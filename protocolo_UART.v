==> flow/design.v <==
module UART1(
    input clk, clk_uart, rst,
    input [7:0] datain_1,
    input data_reciev_1,
    output reg data_transm_1,
    output reg [7:0] dataout_1
);
reg [7:0] parallel_in;
reg [3:0] cant_unos;
reg [4:0] state_transm;
reg [4:0] counter_transm;
reg [4:0] state_reciev;
reg [4:0] counter_reciev;
always @(posedge clk_uart) begin
    if (rst) begin
        data_transm_1 <= 1;
        dataout_1 <= 0;
        parallel_in <= 0;
        cant_unos <= 0;
        state_transm <= 0;
        counter_transm <= 0;
        state_reciev <= 0;
        counter_reciev <= 0;
    end else begin
        case (state_transm)
            0 : begin
                if (datain_1 != 0) begin
                    data_transm_1 <= 0;  
                    parallel_in <= datain_1;
                    state_transm <= 1;
                end
            end
            1 : begin
                if (counter_transm < 4'd8) begin
                    data_transm_1 <= parallel_in[0];
                    cant_unos <= parallel_in[0] ? cant_unos + 1 : cant_unos;
                    parallel_in <= parallel_in >> 1;
                    counter_transm <= counter_transm + 1;
                end
                else begin
                    if (cant_unos % 2) data_transm_1 <= 1;  
                    else data_transm_1 <= 0;
                    cant_unos <= 0;
                    counter_transm <= 0;
                    state_transm <= 2;
                end
            end
            2 : begin
                data_transm_1 <= 1;  
                state_transm <= 0;
            end
        endcase
        case (state_reciev)
            0 : begin
                if (!data_reciev_1) state_reciev <= 1;
            end
            1 : begin
                if (counter_reciev < 4'd8) begin
                    dataout_1 <= dataout_1 >> 1;
                    dataout_1[7] <= data_reciev_1;
                    counter_reciev <= counter_reciev + 1;
                end
                else begin
                    dataout_1 <= 0;
                    counter_reciev <= 0;
                    state_reciev <= 0;  
                end
            end
        endcase
    end
end
endmodule
module UART2(
    input clk, clk_uart, rst,
    input [7:0] datain_2,
    input data_reciev_2,
    output reg data_transm_2,
    output reg [7:0] dataout_2
);
reg [7:0] parallel_in;
reg [3:0] cant_unos;
reg [4:0] state_transm;
reg [4:0] counter_transm;
reg [4:0] state_reciev;
reg [4:0] counter_reciev;
always @(posedge clk_uart) begin
    if (rst) begin
        data_transm_2 <= 1;
        dataout_2 <= 0;
        parallel_in <= 0;
        cant_unos <= 0;
        state_transm <= 0;
        counter_transm <= 0;
        state_reciev <= 0;
        counter_reciev <= 0;
    end else begin
        case (state_transm)
            0 : begin
                if (datain_2 != 0) begin
                    data_transm_2 <= 0;
                    parallel_in <= datain_2;
                    state_transm <= 1;
                end
            end
            1 : begin
                if (counter_transm < 4'd8) begin
                    data_transm_2 <= parallel_in[0];
                    cant_unos <= parallel_in[0] ? cant_unos + 1 : cant_unos;
                    parallel_in <= parallel_in >> 1;
                    counter_transm <= counter_transm + 1;
                end
                else begin
                    if (cant_unos % 2) data_transm_2 <= 1;
                    else data_transm_2 <= 0;
                    cant_unos <= 0;
                    counter_transm <= 0;
                    state_transm <= 2;
                end
            end
            2 : begin
                data_transm_2 <= 1;
                state_transm <= 0;
            end
        endcase
        case (state_reciev)
            0 : begin
                if (!data_reciev_2) state_reciev <= 1;
            end
            1 : begin
                if (counter_reciev < 4'd8) begin
                    dataout_2 <= dataout_2 >> 1;
                    dataout_2[7] <= data_reciev_2;
                    counter_reciev <= counter_reciev + 1;
                end
                else begin
                    dataout_2 <= 0;
                    counter_reciev <= 0;
                    state_reciev <= 0;
                end
            end
        endcase
    end
end
endmodule
module completo(
    input clk, clk_uart, rst,
    input [7:0] datain_1,
    input [7:0] datain_2,
    output [7:0] dataout_1,
    output [7:0] dataout_2
);
wire data_transm_1, data_transm_2;
UART1 tyr1(.clk(clk), .clk_uart(clk_uart), .rst(rst), .datain_1(datain_1), .data_reciev_1(data_transm_2), .data_transm_1(data_transm_1), .dataout_1(dataout_1));
UART2 tyr2(.clk(clk), .clk_uart(clk_uart), .rst(rst), .datain_2(datain_2), .data_reciev_2(data_transm_1), .data_transm_2(data_transm_2), .dataout_2(dataout_2));
endmodule
# Reports on completo
# What the tools print for completo, step after step.
# Line numbers count from 1 in the design file above.
# The mark - stands for no value.
[setup] design="completo" clock="clk_uart" library="sky130hd" pvt_corner="tt_025C_1v80"

# Elaborated design
# Source: Yosys, flattened and elaborated, memories not mapped. Widths are those after wreduce. Registers that Yosys merges into a memory's read port (data or address) are not register bits. Print and check cells do not count. Equal cells are merged and count once.
[bits] mem_bits_ro=0 ram_bits=0 ff_bits=82 latch_bits=0 inputBits=19 clocked_rd_ports_x_width=0 elab_cells=106 mem_count=0
[op_classes] mux=38 compare=4 add_sub_neg=6 div=0 n_logic=0 n_shift=0 multipliers=0 n_eq=18 reduce_logical=22
[op_table] op="5-bit 2-to-1 mux" count=12
[op_table] op="8-bit parallel mux with 2-bit select" count=2
[op_table] op="8-bit 2-to-1 mux" count=4
[op_table] op="5-bit parallel mux with 3-bit select" count=2
[op_table] op="5-bit by 1-bit adder with 5-bit output with constant B" count=4
[op_table] op="5-bit by 1-bit == test with 1-bit output with constant B" count=4
[op_table] op="5-bit by 4-bit less-than comparator with 1-bit output with constant B" count=4
[op_table] op="5-bit logical NOT" count=4
[op_table] op="5-bit parallel mux with 2-bit select" count=2
[op_table] op="3-bit AND reduction" count=6
[op_table] op="8-bit nonzero test" count=2
[op_table] op="4-bit 2-to-1 mux" count=4
[op_table] op="7-bit 2-to-1 mux" count=2
[op_table] op="2-bit by 1-bit inequality test with 1-bit output with constant B" count=6
[op_table] op="2-bit inequality test with constant B" count=6
[op_table] op="5-bit by 2-bit == test with 1-bit output with constant B" count=2
[op_table] op="2-bit AND reduction" count=4
[op_table] op="2-bit nonzero test" count=4
[op_table] op="4-bit by 1-bit adder with 4-bit output with constant B" count=2
[op_table] op="1-bit 2-to-1 mux" count=8
[op_table] op="3-bit nonzero test" count=2
[op_table] op="1-bit parallel mux with 3-bit select" count=2

# Longest topological paths
# Longest topological path by Yosys (ltp), each cell counted once; first at word level (registers and memories cut), then after technology mapping (sequential cells cut; the memories' decode and read muxes count).
[depth] ltp_word=3 ABC_AREA=0 mapped_depth=5 depth_no_buf=4

# After synthesis
# Source: synth_stat.txt of the flow (Yosys; design flattened, memories mapped). It holds for the ABC_AREA given above (unset counts as 0); a run with the other value may have another netlist.
# The area totals of this step are shown rounded.
[synth_totals] ffs=66 mapped_area_um2=2675 cells=255
[types] type="sky130_fd_sc_hd__dfxtp_1" count=66 area_total_um2=1.32E+03
[types] type="sky130_fd_sc_hd__a22o_1" count=20 area_total_um2=175.168
[types] type="sky130_fd_sc_hd__mux2i_1" count=14 area_total_um2=140.134
[types] type="sky130_fd_sc_hd__a21oi_1" count=20 area_total_um2=100.096
[types] type="sky130_fd_sc_hd__nor2_1" count=26 area_total_um2=97.594
[types] type="sky130_fd_sc_hd__a211oi_1" count=12 area_total_um2=90.086
[types] type="sky130_fd_sc_hd__mux2_2" count=6 area_total_um2=67.565
[types] type="sky130_fd_sc_hd__a32oi_4" count=2 area_total_um2=55.053
[types] type="sky130_fd_sc_hd__a211oi_2" count=4 area_total_um2=50.048
[types] type="sky130_fd_sc_hd__ha_1" count=4 area_total_um2=50.048
[types] type="sky130_fd_sc_hd__nor4_2" count=4 area_total_um2=50.048
[types] type="sky130_fd_sc_hd__nor3b_1" count=6 area_total_um2=45.043
[types] type="sky130_fd_sc_hd__o31ai_1" count=6 area_total_um2=45.043
[types] type="sky130_fd_sc_hd__nand2b_1" count=7 area_total_um2=43.792
[types] type="sky130_fd_sc_hd__nand2_1" count=10 area_total_um2=37.536
[types] type="sky130_fd_sc_hd__clkbuf_1" count=8 area_total_um2=30.029
[types] type="sky130_fd_sc_hd__nand3b_1" count=4 area_total_um2=30.029
[types] type="sky130_fd_sc_hd__and2_1" count=4 area_total_um2=25.024
# Not listed: further types 14, cells in them 32.
# By module: a second synthesis without flattening, with its own total; a netlist apart from the flattened one above.
[hier_totals] hier_cells=262 hier_area_um2=2665
# Rows give one instance, submodules left out.
[modules] module="UART1" mod_seq_area_um2=660.6 area_um2=1333 instances=1 cells=131
[modules] module="UART2" mod_seq_area_um2=660.6 area_um2=1333 instances=1 cells=131
[modules] module="completo" mod_seq_area_um2=0.0 area_um2=0.0 instances=1 cells=0

# Worst setup path after synthesis
# OpenSTA on the mapped netlist: ideal clock, no wires. The path of least setup slack (recovery checks aside). Input and output delay are each 20% of the period. Register names are those of the netlist, which keeps one name where synthesis merged equal registers.
[synth_path] kind="input-to-reg" startpoint="input datain_1[2]" endpoint="register tyr1.parallel_in[5]" path_delay_ns=1.102 required_ns=1.573 path_slack_ns=0.266 n_path_buf=1 tclk_ns=1.71 setup_time_ns=0.137 arrival_time_ns=1.307 stages=5 in_delay_ns=0.342 synth_period_reached_ns=1.444
# "path_delay_ns" = arrival - input delay + setup time.
# "stages" counts driving pins, that of a launching flip-flop among them; a cell with two outputs on the path counts twice.
# "synth_period_reached_ns" is the clock period less the worst setup slack; recovery checks do not enter. This is arithmetic on one report: input and output delays are still those of the set period (20% each).
# Between the ends stands the longest chain of elaborated cells between them, by number of cells; it is not shown to be the way that was timed. Of several equally long chains one is given.
# Each line given opens the expression or statement behind the cell; cells for indexed reads and writes are added by Yosys, which also makes memories of some case tables.
# At most two assigning lines are given for a register; there are more.
[synth_via] path_cell_list="sky130_fd_sc_hd__nor4_2 sky130_fd_sc_hd__a32oi_4 sky130_fd_sc_hd__buf_6 sky130_fd_sc_hd__nor2_2 sky130_fd_sc_hd__a211oi_2" elab_chain_len=3 cells_between=5 cone_lines=2
[synth_lines] item="start, declared" line=147 text="input [7:0] datain_1,"
[synth_lines] item="8-bit nonzero test" line=27 text="if (datain_1 != 0) begin"
[synth_lines] item="8-bit 2-to-1 mux" line=27
[synth_lines] item="8-bit parallel mux with 2-bit select" line=25 text="case (state_transm)"
[synth_lines] item="end, assigned" line=29 text="parallel_in <= datain_1;"
[synth_lines] item="end, assigned" line=37 text="parallel_in <= parallel_in >> 1;"
[synth_lines] item="end, declared" line=8 text="reg [7:0] parallel_in;"

# Worst path after layout
# Path of least setup slack in the final report of entry A (OpenROAD, finished layout, wires in). Where an end is a register, its clock arrival counts in the times.
[layout_path] kind="reg-to-reg" startpoint="register tyr1.counter_transm[3]" endpoint="register tyr1.parallel_in[7]" path_slack_ns=-0.47 arrival_time_ns=1.78 tclk_ns=1.04 stages=6 setup_time_ns=0.06 required_ns=1.31 n_path_buf=1
# Between the ends stands the longest chain of elaborated cells between them, by number of cells; it is not shown to be the way that was timed. Of several equally long chains one is given.
# At most two assigning lines are given for a register; there are more.
[layout_via] path_cell_list="sky130_fd_sc_hd__dfxtp_2 sky130_fd_sc_hd__or3b_4 sky130_fd_sc_hd__a32oi_4 sky130_fd_sc_hd__buf_12 sky130_fd_sc_hd__nand3b_1 sky130_fd_sc_hd__a21oi_2" elab_chain_len=3 cells_between=5 cone_lines=2
[layout_lines] item="start, declared" line=11 text="reg [4:0] counter_transm;"
[layout_lines] item="start, assigned" line=21 text="counter_transm <= 0;"
[layout_lines] item="start, assigned" line=38 text="counter_transm <= counter_transm + 1;"
[layout_lines] item="5-bit by 4-bit less-than comparator with 1-bit output" line=34 text="if (counter_transm < 4'd8) begin"
[layout_lines] item="8-bit 2-to-1 mux" line=34
[layout_lines] item="8-bit parallel mux with 2-bit select" line=25 text="case (state_transm)"
[layout_lines] item="end, assigned" line=29 text="parallel_in <= datain_1;"
[layout_lines] item="end, assigned" line=37 text="parallel_in <= parallel_in >> 1;"
[layout_lines] item="end, declared" line=8 text="reg [7:0] parallel_in;"

Lab notebook: completo

Module completo, platform sky130hd: 2 stored runs of the flow (Yosys, OpenROAD) with differing settings, in no particular order. Input and output delays are each 20% of the period that was set; the output load is 0.01 pF.
"worst setup path time" = time allowed to the worst setup path (clock period - input delay - output delay, where it has them) - its slack; a late launch clock adds to it, a late capture clock takes from it.
Measured values are rounded.
[entry A] settings: period_ns=1.04, CORE_UTILIZATION=34, PLACE_DENSITY_LB_ADDON=0.29, HOLD_SLACK_MARGIN=-0.05, CELL_PAD_IN_SITES_GLOBAL_PLACEMENT=1, ABC_AREA=0, GPL_ROUTABILITY_DRIVEN=1, CTS_CLUSTER_DIAMETER=191, CAP_MARGIN=20, CORE_MARGIN=2, SLEW_MARGIN=20
[entry A] result: chip area after synthesis (Yosys) 2675 sq um, die area 8593 sq um, standard-cell area of the final layout 4169 sq um, worst setup slack after layout -0.466 ns, total negative slack -8.562 ns, worst setup path time 1.51 ns, worst setup path kind reg-to-reg
[entry B] settings: period_ns=1.4, CORE_UTILIZATION=63, SETUP_SLACK_MARGIN=0.32, PLACE_DENSITY_LB_ADDON=0.09, CORE_ASPECT_RATIO=1.38, CELL_PAD_IN_SITES_DETAIL_PLACEMENT=0, CAP_MARGIN=30, MIN_ROUTING_LAYER=met1, CORE_MARGIN=2, SLEW_MARGIN=20
[entry B] result: did not finish, routing stopped with DPL-0038
